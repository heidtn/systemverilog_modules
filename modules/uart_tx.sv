==> flow/design.v <==
module uart_tx #(
    parameter BAUDRATE=9600,
    parameter SYSCLOCK=12000000
) (
    input i_clk,
    input i_wr,
    input wire [7:0]i_data,
    output reg o_busy,
    output wire o_uart_tx
);
    typedef enum {TX, STOP, IDLE} state_enum;
    state_enum state;
    reg [8:0]tx_data;
    reg [23:0]counter;
    reg [4:0]tx_count;
    localparam CLOCKS_PER_BAUD = SYSCLOCK / BAUDRATE;
    reg baud_stb;
    initial begin
        o_busy = 1'b0;
        state = IDLE;
        tx_count = 0;
    end
    initial	baud_stb = 1'b1;
    initial	counter = 0;
    always @(posedge i_clk)
    if ((i_wr)&&(!o_busy))
    begin
        counter  <= CLOCKS_PER_BAUD - 1'b1;
        baud_stb <= 1'b0;
    end else if (!baud_stb)
    begin
        baud_stb <= (counter == 24'h01);
        counter  <= counter - 1'b1;
    end else if (state != IDLE)
    begin
        counter <= CLOCKS_PER_BAUD - 1'b1;
        baud_stb <= 1'b0;
    end
    assign o_uart_tx = tx_data[0];
    always @(posedge i_clk) begin
        if(i_wr && !o_busy) begin
            tx_data <= { i_data, 1'b0 };
        end else if(baud_stb) begin
            tx_data <= { 1'b1, tx_data[8:1] };
        end
    end
    always @(posedge i_clk) begin
        if(i_wr && !o_busy) begin
            tx_count <= 0;
            {o_busy, state} <= {1'b1, TX};
        end else if(baud_stb) begin
            case (state)
                IDLE: begin
                    {o_busy, state} <= {1'b0, IDLE};
                    tx_count <= 0;
                end
                TX: begin
                    o_busy <= 1'b1;
                    tx_count <= tx_count + 1;
                    if(tx_count == 7) begin
                        state <= STOP;      
                    end else begin
                        state <= TX;
                    end
                end
                STOP: begin
                    {o_busy, state} <= {1'b0, IDLE};
                end
                default: begin
                end 
            endcase
        end
    end
endmodule
# Step by step through the tools: uart_tx

What the tools print for uart_tx, step after step.
Line numbers count from 1 in the design file above.
Cell names lack the library's common part.
A cell with -- has no value.

Top: uart_tx
Clock: i_clk
Library: sky130hd
Library corner: tt_025C_1v80

# Word level

Counts by Yosys on the flattened word-level netlist (proc, flatten, opt, wreduce; memories kept). Register bits leave out memories and registers merged into their read ports (data or address). Print and check cells are left out. Cells with the same type and inputs are merged into one.

Add/subtract/negate cells: 2
Equal/unequal tests: 6
Muxes and demuxes: 10
Reductions and logical operators: 9

Operators with widths:

| operator                                                                  | count |
| 32-bit parallel mux with 2-bit select                                     | 1 |
| 24-bit two-way mux                                                        | 2 |
| 32-bit by 1-bit equality test with 1-bit output (second input constant)   | 1 |
| 32-bit by 2-bit equality test with 1-bit output (second input constant)   | 1 |
| 32-bit by 2-bit inequality test with 1-bit output (second input constant) | 1 |
| 32-bit logical NOT                                                        | 1 |
| 24-bit by 1-bit subtractor with 24-bit output (second input constant)     | 1 |
| 24-bit by 1-bit equality test with 1-bit output (second input constant)   | 1 |
| 9-bit two-way mux                                                         | 2 |
| 5-bit parallel mux with 2-bit select                                      | 1 |
| 2-bit nonzero test                                                        | 3 |
| 5-bit by 1-bit adder with 5-bit output (second input constant)            | 1 |
| 5-bit by 3-bit equality test with 1-bit output (second input constant)    | 1 |
| 2-bit AND reduction                                                       | 2 |
| 1-bit two-way mux                                                         | 3 |
| 2-bit by 1-bit inequality test with 1-bit output (second input constant)  | 1 |
| 2-bit OR reduction                                                        | 1 |
| 1-bit parallel mux with 2-bit select                                      | 1 |
| 1-bit logical AND                                                         | 1 |
| 1-bit logical NOT                                                         | 1 |

Flip-flop bits (word level): 72
Input port bits: 10
Output and inout port bits: 2
Word-level cells: 34

# Longest topological paths

Yosys ltp: most cells in a row. Word level: on the elaborated netlist, between registers, memories and ports. Mapped: between sequential cells and ports; inverters and the memories' decode and read muxes count.

Word-level depth: 4
ABC_AREA: 0
Gate-level depth with buffers: 7
Gate-level depth less buffers: 6

# Synthesis result

The flow's flattened synthesis, as Yosys stat reports it; memories are mapped. The netlist is that of the ABC_AREA named above (0 if unset); the other value can give another one.
Totals and module areas in this step are rounded.

Mapped cells: 216
Cell area after synthesis: 1968 um2
Area of sequential cells: 920.9 um2
Mapped flip-flops: 42
Buffers: 10

Cells by type:

| cell type | count | total area (um2) |
| dfxtp_1   | 34    | 680.653 |
| edfxtp_1  | 8     | 240.23 |
| nand2_1   | 33    | 123.869 |
| ha_1      | 6     | 75.072 |
| nor2_1    | 17    | 63.811 |
| o311ai_0  | 7     | 61.309 |
| nand2b_1  | 9     | 56.304 |
| nand3_1   | 11    | 55.053 |
| xor2_1    | 6     | 52.55 |
| mux2i_1   | 5     | 50.048 |
| or4_1     | 6     | 45.043 |
| nor4_1    | 7     | 43.792 |
| o41ai_1   | 5     | 43.792 |
| a21oi_1   | 8     | 40.038 |
| clkbuf_1  | 10    | 37.536 |
| xnor2_1   | 4     | 35.034 |
| o211ai_1  | 4     | 30.029 |
| nand4_1   | 4     | 25.024 |

Not listed: further types 16, cells in them 32.

# Worst setup path after synthesis

OpenSTA on the mapped netlist: ideal clock, no wires. The path of least setup slack (recovery checks aside). Input and output delay are each 20% of the period. Register names are those of the netlist, which keeps one name where synthesis merged equal registers.

Path type: register -> register
Start: register counter[15]
End: register counter[22]
Clock period: 2.5 ns
Setup time: 0.069 ns
Time at the first pin: 0.000 ns
Arrival time: 1.911 ns
Data required time: 2.431 ns
Path slack: 0.520 ns
Path delay: 1.980 ns
Driving pins on the path: 5
Path buffers: 0
Synthesis period reached: 1.98 ns

"path delay" = arrival - input delay + setup time.
"driving pins on the path": output pins that drive a net of the path, with the launching flip-flop's if there is one; two outputs of one cell count as two.
"synthesis period reached" = period - worst setup slack (recovery checks aside). The figure is calculated, with input and output delays left at 20% of the set period.
Between the ends stands the longest chain of elaborated cells between them, by number of cells; it is not shown to be the way that was timed. Of several equally long chains one is given.
Each line given opens the expression or statement behind the cell; cells for indexed reads and writes are added by Yosys, which also makes memories of some case tables.
A register here has more assigning lines than the two given.

Path through: dfxtp_1 > or4_4 > or4_4 > or4_1 > o21ai_1
Length of the longest elaborated chain: 2
Elaborated cells on any way between the ends: 2
RTL lines with such cells: 2
Classes of those cells: add/sub: 1; mux: 1

Ends and longest elaborated chain, post-synthesis:

| element                                       | RTL line | RTL |
| start: declaration                            | 14       | `reg [23:0]counter;` |
| start: assignment                             | 28       | `counter  <= CLOCKS_PER_BAUD - 1'b1;` |
| start: assignment                             | 33       | `counter  <= counter - 1'b1;` |
| 24-bit by 1-bit subtractor with 24-bit output | 33       |  |
| 24-bit two-way mux                            | 30       | `end else if (!baud_stb)` |
| end: assignment                               | 28       |  |
| end: assignment                               | 33       |  |
| end: declaration                              | 14       |  |

# Worst path after layout

Path of least setup slack in the final report of stored run 1 (OpenROAD, finished layout, wires in). Where an end is a register, its clock arrival counts in the times.

Path type: register -> register
Start: register counter[18]
End: register baud_stb
Clock period: 1.88 ns
Setup time: 0.06 ns
Time at the first pin: 0.28 ns
Arrival time: 2.11 ns
Data required time: 2.10 ns
Path slack: -0.01 ns
Driving pins on the path: 6
Path buffers: 1

Between the ends stands the longest chain of elaborated cells between them, by number of cells; it is not shown to be the way that was timed. Of several equally long chains one is given.
A register here has more assigning lines than the two given.

Path through: dfxtp_2 > or4_4 > buf_4 > nand2b_4 > or4_4 > a21oi_2
Length of the longest elaborated chain: 2
Elaborated cells on any way between the ends: 2
RTL lines with such cells: 2
Classes of those cells: eq/ne: 1; mux: 1

Ends and longest elaborated chain, post-layout:

| element                                         | RTL line | RTL |
| start: declaration                              | 14       | `reg [23:0]counter;` |
| start: assignment                               | 28       | `counter  <= CLOCKS_PER_BAUD - 1'b1;` |
| start: assignment                               | 33       | `counter  <= counter - 1'b1;` |
| 24-bit by 1-bit equality test with 1-bit output | 32       | `baud_stb <= (counter == 24'h01);` |
| 1-bit two-way mux                               | 30       | `end else if (!baud_stb)` |
| end: assignment                                 | 29       | `baud_stb <= 1'b0;` |
| end: assignment                                 | 32       |  |
| end: declaration                                | 17       | `reg baud_stb;` |

# Flow runs of uart_tx

Flow measurements of uart_tx on sky130hd: 2 stored runs with different settings, listed in no order. Input and output delays are each 20% of the period that was set; the output load is 0.01 pF.
"clock period reached" means the clock period less the worst setup slack. The figure is calculated, with input and output delays left at 20% of the set period.
"time of the worst setup path" means the part of the period allowed to the worst setup path (the constraints hold back 20% at inputs and 20% at outputs) less its slack; where the path has registers, the arrival times of their clocks count too.
By "power consumption" is meant OpenSTA's value without simulated activity: inputs other than the clock are taken to toggle once in ten clock periods, and the tool carries that through the logic.
The results are shown rounded.
Among the settings, . means not set for that run.

| name                                         | stored run 1         | stored run 2         |
| period_ns                                    | 1.88                 | 3.09                 |
| CORE_UTILIZATION                             | 20                   | 34                   |
| SETUP_SLACK_MARGIN                           | 0.44                 | 0.84                 |
| PLACE_DENSITY_LB_ADDON                       | 0.02                 | 0.06                 |
| CORE_ASPECT_RATIO                            | 1.73                 | 0.5                  |
| TNS_END_PERCENT                              | 35                   | 95                   |
| CTS_CLUSTER_SIZE                             | 92                   | .                    |
| CTS_CLUSTER_DIAMETER                         | 242                  | 336                  |
| CAP_MARGIN                                   | 20                   | 20                   |
| CORE_MARGIN                                  | 2                    | 2                    |
| SLEW_MARGIN                                  | 20                   | 35                   |
| CELL_PAD_IN_SITES_GLOBAL_PLACEMENT           | .                    | 3                    |
| ABC_AREA                                     | .                    | 0                    |
| MAX_ROUTING_LAYER                            | .                    | met5                 |
| area of the synthesized netlist (um2)        | 1968                 | 1968                 |
| die footprint (um2)                          | 10680                | 6450                 |
| standard-cell area of the final layout (um2) | 2830                 | 2311                 |
| utilization after routing (%)                | 29.5                 | 41.7                 |
| worst setup slack after layout (ns)          | -0.010               | 1.003                |
| post-route setup TNS (ns)                    | -0.010               | 0.000                |
| worst-case hold slack (ns)                   | 0.473                | 0.471                |
| power consumption (µW)                       | 2883                 | 1558                 |
| clock period reached (ns)                    | 1.890                | 2.087                |
| time of the worst setup path (ns)            | 1.89                 | 2.09                 |
| worst path kind                              | register -> register | register -> register |
